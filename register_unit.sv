==> flow/design.v <==
module register_16(
	input logic			Clk,
	input logic			LD,
	input logic [15:0]	DATA_IN,
	output logic [15:0]	DATA_OUT
);
	always_ff @(posedge Clk)
	begin
		if(LD)
			DATA_OUT <= DATA_IN;
		else
			DATA_OUT <= DATA_OUT;
	end
endmodule
module register_unit (
	input logic [15:0]	bus,
	input logic [15:0]	IR,
	input logic SR1MUX,
	input logic DRMUX,
	input logic LD_REG,
	input logic Clk,
	output logic [15:0] SR1_OUT,
	output logic [15:0] SR2_OUT,
	output logic [15:0] R0,
	output logic [15:0] R1,
	output logic [15:0] R2,
	input logic [1:0] INC
);
		logic [7:0][15:0] reg_data;
		logic [7:0] reg_ld;
		logic [2:0] DR_SELECT;
		logic [2:0] SR1_SELECT;
		logic [2:0] SR2_SELECT;
		assign SR2_SELECT = IR[2:0];
		logic [2:0] dr, sr1;
		register_16 registers[7:0] (.LD(reg_ld), .Clk(Clk), .DATA_IN(bus), .DATA_OUT(reg_data));
		always_comb
			begin
			R0 = reg_data[0];
			R1 = reg_data[1];
			R2 = reg_data[2];
			unique case(DRMUX)
				1'b0 :	DR_SELECT = IR[11:9];
				1'b1 :	DR_SELECT = 111;
			endcase
			if (INC == 2'b00 || INC == 2'b11)
				dr = DR_SELECT;
			else if (INC == 2'b01)
				dr = 3'b000;
			else
				dr = 3'b001;
			unique case(SR1MUX)
				1'b0 :	SR1_SELECT = IR[11:9];
				1'b1 :	SR1_SELECT = IR[8:6];
			endcase
			if (INC == 2'b00 || INC == 2'b11)
				sr1 = SR1_SELECT;
			else if (INC == 2'b01)
				sr1 = 3'b000;
			else
				sr1 = 3'b001;
			unique case(sr1)
				3'b000 :	SR1_OUT = reg_data[0];
				3'b001 :	SR1_OUT = reg_data[1];
				3'b010 :	SR1_OUT = reg_data[2];
				3'b011 :	SR1_OUT = reg_data[3];
				3'b100 :	SR1_OUT = reg_data[4];
				3'b101 :	SR1_OUT = reg_data[5];
				3'b110 :	SR1_OUT = reg_data[6];
				3'b111 :	SR1_OUT = reg_data[7];
			endcase
			unique case(SR2_SELECT)
				3'b000 :	SR2_OUT = reg_data[0];
				3'b001 :	SR2_OUT = reg_data[1];
				3'b010 :	SR2_OUT = reg_data[2];
				3'b011 :	SR2_OUT = reg_data[3];
				3'b100 :	SR2_OUT = reg_data[4];
				3'b101 :	SR2_OUT = reg_data[5];
				3'b110 :	SR2_OUT = reg_data[6];
				3'b111 :	SR2_OUT = reg_data[7];
			endcase
			reg_ld = 8'h00;
			if(LD_REG)
			begin
				unique case(dr)
				3'b000 :	reg_ld[0] = 1;
				3'b001 :	reg_ld[1] = 1;
				3'b010 :	reg_ld[2] = 1;
				3'b011 :	reg_ld[3] = 1;
				3'b100 :	reg_ld[4] = 1;
				3'b101 :	reg_ld[5] = 1;
				3'b110 :	reg_ld[6] = 1;
				3'b111 :	reg_ld[7] = 1;
				endcase
			end
		end
endmodule
# Step by step through the tools: register_unit
# What the tools print for register_unit, step after step.
# Lines are those of the file above, counted from 1.
# The mark -- stands for no value.
# inputs
design	register_unit
clk_port	Clk
library	sky130hd
pvt_corner	tt_025C_1v80

# Word-level counts
# Counts by Yosys on the flattened word-level netlist (proc, flatten, opt, wreduce; memories kept). Register bits leave out memories and registers merged into their read ports (data or address); mux counts leave out enables and synchronous resets folded into registers. Print and check cells are left out. Cells with the same type and inputs are merged into one.
# Memory sizes are those after Yosys's memory passes, which may raise the word count (mostly to a power of two), join words into wider ones and drop unused or constant bits.
# classes
mux	8
n_eq	16
logic	2
n_reduce_logical	4
# op_table
op	n
16-bit case mux with 8-bit select	2
3-bit equality test with constant B	8
3-bit by 2-bit equality test with 1-bit output with constant B	4
3-bit case mux with 2-bit select	2
8-bit 2-to-1 mux	1
3-bit by 1-bit equality test with 1-bit output with constant B	2
3-bit logical NOT	2
3-bit 2-to-1 mux	2
1-bit inverter	2
2-bit by 1-bit equality test with 1-bit output with constant B	1
2-bit equality test with constant B	1
2-bit logical NOT	1
1-bit logical OR	1
1-bit 2-to-1 mux	1
# word_totals
mem_count	1
register_bits	128
output_inout_bits	80
rom_bits	64
in_bits	38
elab_cells	39
# memory_table
name	words	word_bits	read_ports	wr	line_no	text
(no name shown)	8	8	1	0	85	unique case(dr)

# Depth
# Longest topological path by Yosys (ltp), each cell counted once; first at word level (registers and memories cut), then after technology mapping (sequential cells cut; the memories' decode and read muxes count).
# logic_depth
word_depth	5
abc_area	0
mapped_depth	9

# Netlist
# Yosys stat after the flow's synthesis: flattened, memories mapped to cells. It holds for the ABC_AREA given above (unset counts as 0); a run with the other value may have another netlist.
# Totals and module areas in this step are rounded.
# types
cell_type	n	area_total_um2
sky130_fd_sc_hd__edfxtp_1	128	3.84E+03
sky130_fd_sc_hd__buf_4	51	382.867
sky130_fd_sc_hd__mux4_2	16	360.346
sky130_fd_sc_hd__mux2i_1	26	260.25
sky130_fd_sc_hd__a21oi_1	38	190.182
sky130_fd_sc_hd__nand2_1	38	142.637
sky130_fd_sc_hd__o21ai_0	28	140.134
sky130_fd_sc_hd__a22oi_1	17	127.622
sky130_fd_sc_hd__a21o_1	16	120.115
sky130_fd_sc_hd__o22a_1	12	105.101
sky130_fd_sc_hd__o22ai_1	13	81.328
sky130_fd_sc_hd__buf_2	16	80.077
sky130_fd_sc_hd__mux2_2	7	78.826
sky130_fd_sc_hd__a221oi_1	7	61.309
sky130_fd_sc_hd__nand2b_1	9	56.304
sky130_fd_sc_hd__nor2_1	14	52.55
sky130_fd_sc_hd__clkbuf_1	13	48.797
sky130_fd_sc_hd__nor2b_1	6	37.536
# Not listed: further types 29, cells in them 61.
# mapped
ff_cells	128
sequential_area_um2	3800
cells	516
area_um2	6600
n_buf	84
# The figures by module come from a second, unflattened synthesis with its own total; it is not the netlist above.
# unflattened
hier_cells	468
hier_area_um2	6200
# Each row is one instance without its submodules.
# by_module
module	instances	n_cells	area_um2
register_16	8	16	480
register_unit	1	340	2400

# Path before layout
# Source: OpenSTA report_checks on the synthesized netlist (no wires, ideal clock, input and output delay 20% of the period each), path of least setup slack; recovery checks are left aside. Register names are those of the netlist, which keeps one name where synthesis merged equal registers.
# synth_path
path_kind	input port to flip-flop
startpoint	input port INC[1]
endpoint	register registers[6].DATA_OUT[0]
t_first_pin_ns	0.936
clock_period_ns	4.68
t_arrival_ns	3.149
path_stages	7
n_path_buf	1
path_delay_ns	2.626
path_slack_ns	1.118
synth_period_reached_ns	3.562
# "path_delay_ns" = arrival - input delay + setup time.
# "path_stages" counts driving pins, that of a launching flip-flop among them; a cell with two outputs on the path counts twice.
# "synth_period_reached_ns" is the clock period less the worst setup slack; recovery checks do not enter. This is arithmetic on one report: input and output delays are still those of the set period (20% each).
# Between the ends stands the longest chain of elaborated cells between them, by number of cells; it is not shown to be the way that was timed. Of several equally long chains one is given.
# A line is the first line of the expression or statement that the cell stems from. Yosys adds cells for indexed reads and writes and turns some case tables into memories.
# The chain passes a memory read, where the word-level depth is cut; so it can be longer than that depth.
# synth_via
cell_sequence	sky130_fd_sc_hd__inv_1 > sky130_fd_sc_hd__ha_1 > sky130_fd_sc_hd__clkbuf_1 > sky130_fd_sc_hd__nand2_1 > sky130_fd_sc_hd__nor2_1 > sky130_fd_sc_hd__nand2_1 > sky130_fd_sc_hd__nor3b_1
elab_chain_len	5
cone_cells	8
classes_between	2 x eq/ne; 3 x mux; 2 x reduce/logical; 1 x memory
# synth_rtl
element	line_no	text
start, declared	27	input logic [1:0] INC
2-bit by 1-bit equality test with 1-bit output	48	else if (INC == 2'b01)
1-bit 2-to-1 mux	48
3-bit 2-to-1 mux	46	if (INC == 2'b00 || INC == 2'b11)
memory read 8 x 8 bit	85	unique case(dr)
8-bit 2-to-1 mux	83	if(LD_REG)
end, assigned	10	DATA_OUT <= DATA_IN;
end, assigned	12	DATA_OUT <= DATA_OUT;
end, declared	5	output logic [15:0] DATA_OUT

# Path in the finished layout
# From the final timing report of stored run 1: the path of least setup slack in the routed layout; clock arrival at registers is part of the times.
# layout_path
path_kind	input port to output port
startpoint	input port INC[1]
endpoint	output port SR1_OUT[15]
t_first_pin_ns	0.78
clock_period_ns	3.88
t_arrival_ns	3.14
n_path_buf	4
path_stages	11
path_slack_ns	-0.04
# Between the ends stands the longest chain of elaborated cells between them, by number of cells; it is not shown to be the way that was timed. Of several equally long chains one is given.
# layout_via
cell_sequence	sky130_fd_sc_hd__clkdlybuf4s50_1 > sky130_fd_sc_hd__inv_1 > sky130_fd_sc_hd__ha_4 > sky130_fd_sc_hd__buf_4 > sky130_fd_sc_hd__nand4b_1 > sky130_fd_sc_hd__nand2_2 > sky130_fd_sc_hd__buf_6 > sky130_fd_sc_hd__a21oi_1 > sky130_fd_sc_hd__a21oi_1 > sky130_fd_sc_hd__o22a_1 > sky130_fd_sc_hd__clkdlybuf4s50_1
elab_chain_len	5
cone_cells	15
classes_between	9 x eq/ne; 3 x mux; 3 x reduce/logical
# layout_rtl
element	line_no	text
start, declared	27	input logic [1:0] INC
2-bit by 1-bit equality test with 1-bit output	58	else if (INC == 2'b01)
1-bit 2-to-1 mux	58
3-bit 2-to-1 mux	56	if (INC == 2'b00 || INC == 2'b11)
3-bit equality test	62	unique case(sr1)
16-bit case mux with 8-bit select	62
end, declared	22	output logic [15:0] SR1_OUT,

# Below are 2 stored runs of the flow (Yosys, OpenROAD; platform sky130hd) on register_unit, each with its settings and what was measured, unordered. Constraints: input delay and output delay 20% of the set period each, output load 0.01 pF.
# By "worst_setup_path_time_ns" is meant the share of the clock period that the worst setup path is allowed (20% is reserved at inputs, 20% at outputs), minus its slack. Clock arrival times at its registers enter into it.
# The measured numbers are rounded.
# A setting shown as - is not set for that run.
name,stored run 1,stored run 2
period_ns,3.88,5.86
CORE_UTILIZATION,60,38
CAP_MARGIN,20,20
CORE_MARGIN,2,2
SLEW_MARGIN,20,20
PLACE_DENSITY_LB_ADDON,-,0.16
CORE_ASPECT_RATIO,-,1.54
CELL_PAD_IN_SITES_GLOBAL_PLACEMENT,-,1
TNS_END_PERCENT,-,85
GPL_TIMING_DRIVEN,-,0
CTS_CLUSTER_SIZE,-,56
MAX_ROUTING_LAYER,-,met4
worstSetupSlack_ns,-0.035,0.25
worst_setup_path_time_ns,2.36,3.27
worst_setup_path_type,input port to output port,input port to output port
total_negative_slack_ns,-0.069,0.000
total_die_area_um2,12000,18000
synth_chip_area_um2,6600,6600
cell_area_final_um2,8600,8700
util_pct,80,51
