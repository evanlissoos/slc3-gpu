==> flow/design.v <==
module regfile (input logic LD_REG, Clk, Reset,
					 input logic DRMUX, SR1MUX,
					 input logic [2:0] DR, SR1, SR2, dis,
					 input logic [15:0] bus,
					 output logic [15:0] SR1_OUT, SR2_OUT);
	logic [7:0] [15:0] registers;
	logic [2:0] dr_select, sr1_select;
	always_comb
	begin
		dr_select = DR;
		if(DRMUX)
			dr_select = 3'b111;
		sr1_select = SR1;
		if(SR1MUX)
			sr1_select = dis;
		SR1_OUT = registers[sr1_select];
		SR2_OUT = registers[SR2];
		if(Reset)
		begin
			SR1_OUT = 16'h0000;
			SR2_OUT = 16'h0000;
		end
	end
	always_ff @ (posedge Clk)
	begin		
		if(Reset)
		begin
			for(int i = 0; i < 8; i++)
			begin
				registers[i] <= 16'h0000;
			end
		end
		else
		begin
			if(LD_REG)
			begin
				registers[dr_select] <= bus;
			end
		end
	end
endmodule
Tool chain data of regfile
What the tools print for regfile, step after step. Lines are those of the file above, counted from 1. Not given: --

Top module: regfile. Clock input: Clk. Library: sky130hd. Library corner: tt_025C_1v80.

Word-level counts
Counts by Yosys on the flattened word-level netlist (proc, flatten, opt, wreduce; memories kept). Register bits leave out memories and registers merged into their read ports (data or address); mux counts leave out enables and synchronous resets folded into registers. Print and check cells are left out. Cells with the same type and inputs are merged into one.

Under add/subtract/negate cells stands 1. Shift-type cells: 4. The entry for multiplexer cells reads 4. Under bitwise logic cells stands 3.

Operators with widths (count): 128-bit by 8-bit indexed select with 16-bit output (2); 128-bit AND (1); 128-bit OR (1); 128-bit inverter (1); 16-bit by 33-bit variable shift with 128-bit output (1); 16-bit by 33-bit variable shift with 128-bit output with constant A (1); 7-bit negator with 33-bit output (1); 16-bit two-way mux (2); 3-bit two-way mux (2).

The figure for bits in registers is 128. The entry for input bits reads 33. The figure for output and inout port bits is 32. Word-level cells: 20.

Longest topological paths
Yosys ltp: most cells in a row. Word level: on the elaborated netlist, between registers, memories and ports. Mapped: between sequential cells and ports; inverters and the memories' decode and read muxes count.

For depth in word-level cells the number is 6. Under ABC_AREA stands 0. The figure for depth in mapped cells is 11. The figure for gate-level depth less buffers is 9.

After synthesis
Yosys stat after the flow's synthesis: flattened, memories mapped to cells. It holds for the ABC_AREA given above (unset counts as 0); a run with the other value may have another netlist. The area totals of this step are shown rounded.

Cell types: sky130_fd_sc_hd__dfxtp_1 (count 128, total area 2.56E+03 um^2); sky130_fd_sc_hd__mux2i_1 (count 112, total area 1.12E+03 um^2); sky130_fd_sc_hd__mux4_2 (count 32, total area 720.691 um^2); sky130_fd_sc_hd__nor2_1 (count 116, total area 435.418 um^2); sky130_fd_sc_hd__nand2_1 (count 83, total area 311.549 um^2); sky130_fd_sc_hd__a22oi_1 (count 32, total area 240.23 um^2); sky130_fd_sc_hd__clkbuf_1 (count 54, total area 202.694 um^2); sky130_fd_sc_hd__a22o_1 (count 16, total area 140.134 um^2); sky130_fd_sc_hd__a32oi_1 (count 16, total area 140.134 um^2); sky130_fd_sc_hd__nand3b_1 (count 16, total area 120.115 um^2); sky130_fd_sc_hd__and3_1 (count 17, total area 106.352 um^2); sky130_fd_sc_hd__and2_1 (count 16, total area 100.096 um^2); sky130_fd_sc_hd__o21ai_0 (count 17, total area 85.082 um^2); sky130_fd_sc_hd__a21oi_1 (count 16, total area 80.077 um^2); sky130_fd_sc_hd__nand3_1 (count 16, total area 80.077 um^2); sky130_fd_sc_hd__buf_2 (count 13, total area 65.062 um^2); sky130_fd_sc_hd__ha_1 (count 4, total area 50.048 um^2); sky130_fd_sc_hd__nor4_4 (count 2, total area 42.541 um^2).

Not listed: further types 20, cells in them 34.

For standard cells after synthesis the number is 740. Mapped area: 0.00686 mm^2. For area of sequential cells the number is 0.00256 mm^2. Under flip-flop cells stands 128. Buffer cells: 73.

Worst setup path after synthesis
Source: OpenSTA report_checks on the synthesized netlist (no wires, ideal clock, input and output delay 20% of the period each), path of least setup slack; recovery checks are left aside. Register names are those of the netlist, which keeps one name where synthesis merged equal registers.

Path kind: input-to-output. Start point: in SR1MUX. End point: out SR1_OUT[0]. Under clock period stands 4.41 ns. The figure for input delay is 0.882 ns. The figure for external output delay is 0.882 ns. For launch time at the first pin the number is 0.882 ns. The figure for data arrival time is 2.304 ns. Data required time: 3.528 ns. Setup slack: 1.224 ns. Delay of the path: 1.422 ns. For stages on the path the number is 6. Under path buffers stands 2. For synthesis period reached the number is 3.186 ns.

"delay of the path" is the arrival time less input delay plus setup time. At an output port there is no setup time. "stages on the path": output pins that drive a net of the path, with the launching flip-flop's if there is one; two outputs of one cell count as two. "synthesis period reached" is the clock period less the worst setup slack; recovery checks do not enter. This is arithmetic on one report: input and output delays are still those of the set period (20% each). Between the ends stands the longest chain of elaborated cells between them, by number of cells; it is not shown to be the way that was timed. Of several equally long chains one is given. Each line given opens the expression or statement behind the cell; cells for indexed reads and writes are added by Yosys, which also makes memories of some case tables.

Cell sequence: sky130_fd_sc_hd__buf_2 -> sky130_fd_sc_hd__mux2i_2 -> sky130_fd_sc_hd__buf_2 -> sky130_fd_sc_hd__nand2_1 -> sky130_fd_sc_hd__a32oi_1 -> sky130_fd_sc_hd__and3_1. Cells in the longest elaborated chain: 3. For elaborated cells on any way between the ends the number is 3. The entry for source lines of those cells reads 3. Those cells by class: 1 x shift; 2 x mux.

Ends and longest elaborated chain, after synthesis: start, declared (RTL line 2) `input logic DRMUX, SR1MUX,`; 3-bit two-way mux (RTL line 14) `if(SR1MUX)`; 128-bit by 8-bit indexed select with 16-bit output (RTL line 16) `SR1_OUT = registers[sr1_select];`; 16-bit two-way mux (RTL line 18) `if(Reset)`; end, declared (RTL line 5) `output logic [15:0] SR1_OUT, SR2_OUT);`.

Path in the finished layout
Path of least setup slack in the final report of flow run A (OpenROAD, finished layout, wires in). Where an end is a register, its clock arrival counts in the times.

Path kind: input-to-output. Start point: in SR1MUX. End point: out SR1_OUT[7]. Under clock period stands 5.75 ns. The figure for input delay is 1.15 ns. The figure for external output delay is 1.15 ns. For launch time at the first pin the number is 1.15 ns. The figure for data arrival time is 4.05 ns. Data required time: 4.60 ns. Setup slack: 0.55 ns. For stages on the path the number is 7. Under path buffers stands 3.

Between the ends stands the longest chain of elaborated cells between them, by number of cells; it is not shown to be the way that was timed. Of several equally long chains one is given.

Cell sequence: sky130_fd_sc_hd__clkdlybuf4s50_1 -> sky130_fd_sc_hd__mux2_2 -> sky130_fd_sc_hd__buf_4 -> sky130_fd_sc_hd__mux2i_1 -> sky130_fd_sc_hd__a32oi_1 -> sky130_fd_sc_hd__and3_1 -> sky130_fd_sc_hd__clkdlybuf4s50_1. Cells in the longest elaborated chain: 3. For elaborated cells on any way between the ends the number is 3. The entry for source lines of those cells reads 3. Those cells by class: 1 x shift; 2 x mux.

Ends and longest elaborated chain, after layout: start, declared (RTL line 2) `input logic DRMUX, SR1MUX,`; 3-bit two-way mux (RTL line 14) `if(SR1MUX)`; 128-bit by 8-bit indexed select with 16-bit output (RTL line 16) `SR1_OUT = registers[sr1_select];`; 16-bit two-way mux (RTL line 18) `if(Reset)`; end, declared (RTL line 5) `output logic [15:0] SR1_OUT, SR2_OUT);`.

Module regfile, platform sky130hd: 2 stored runs of the flow (Yosys, OpenROAD) with differing settings, in no particular order. Input and output delays are each 20% of the period that was set; the output load is 0.01 pF. "time on the worst setup path" = time allowed to the worst setup path (clock period - input delay - output delay, where it has them) - its slack; a late launch clock adds to it, a late capture clock takes from it. "power consumption" is the tool's figure for a default switching activity; nothing was simulated. Values from the reports are rounded here.

Files of flow run A:
==> flow/run.sh <==
#!/bin/bash
# the make line also repeats the synthesis and layout settings of config.mk as NAME=value (left out here)
make -C /OpenROAD-flow-scripts/flow DESIGN_CONFIG=/design/flow/config.mk WORK_HOME=/design/flow/orfs CLKGATE_MAP_FILE= finish
==> flow/config.mk <==
export PLATFORM = sky130hd
export DESIGN_NAME = regfile
export DESIGN_NICKNAME = regfile
export VERILOG_FILES = /design/flow/design.v
export SDC_FILE = /design/flow/constraint.sdc
export NUM_CORES = 4
export LEC_CHECK = 0
export CAP_MARGIN = 20
export CORE_ASPECT_RATIO = 1.82
export CORE_MARGIN = 2
export CORE_UTILIZATION = 66
export PLACE_DENSITY = 0.82
export SLEW_MARGIN = 20
export TNS_END_PERCENT = 75
==> flow/constraint.sdc <==
create_clock -name core_clock -period 5.75 [get_ports {Clk}]
set_input_delay 1.1500 -clock core_clock [delete_from_list [all_inputs] [get_ports {Clk}]]
set_output_delay 1.1500 -clock core_clock [all_outputs]
set_load 0.01 [all_outputs]

Results of flow run A. The synthesis area reads 0.00686 mm^2. The measured full die area is 0.0113 mm^2. The utilization is 80.6 %. For the setup slack of the worst path the run shows 0.549 ns. The measured setup TNS is 0.000 ns. For the post-route worst hold slack the run shows 0.482 ns. The power consumption comes to 2310 uW. The time on the worst setup path is 2.90 ns. Worst setup path kind: input-to-output.

Files of flow run B:
==> flow/run.sh <==
#!/bin/bash
# the make line also repeats the synthesis and layout settings of config.mk as NAME=value (left out here)
make -C /OpenROAD-flow-scripts/flow DESIGN_CONFIG=/design/flow/config.mk WORK_HOME=/design/flow/orfs CLKGATE_MAP_FILE= finish
==> flow/config.mk <==
export PLATFORM = sky130hd
export DESIGN_NAME = regfile
export DESIGN_NICKNAME = regfile
export VERILOG_FILES = /design/flow/design.v
export SDC_FILE = /design/flow/constraint.sdc
export NUM_CORES = 4
export LEC_CHECK = 0
export CAP_MARGIN = 0
export CELL_PAD_IN_SITES_DETAIL_PLACEMENT = 2
export CELL_PAD_IN_SITES_GLOBAL_PLACEMENT = 3
export CORE_ASPECT_RATIO = 1.1
export CORE_MARGIN = 7
export CORE_UTILIZATION = 31
export CTS_CLUSTER_SIZE = 99
export PLACE_DENSITY_LB_ADDON = 0.2
export SLEW_MARGIN = 20
==> flow/constraint.sdc <==
create_clock -name core_clock -period 3.89 [get_ports {Clk}]
set_input_delay 0.7780 -clock core_clock [delete_from_list [all_inputs] [get_ports {Clk}]]
set_output_delay 0.7780 -clock core_clock [all_outputs]
set_load 0.01 [all_outputs]

Results of flow run B. The synthesis area reads 0.00686 mm^2. The measured full die area is 0.0265 mm^2. The utilization is 40.5 %. For the setup slack of the worst path the run shows 0.048 ns. The measured setup TNS is 0.000 ns. For the post-route worst hold slack the run shows 0.489 ns. The power consumption comes to 3650 uW. The time on the worst setup path is 2.29 ns. Worst setup path kind: input-to-output.
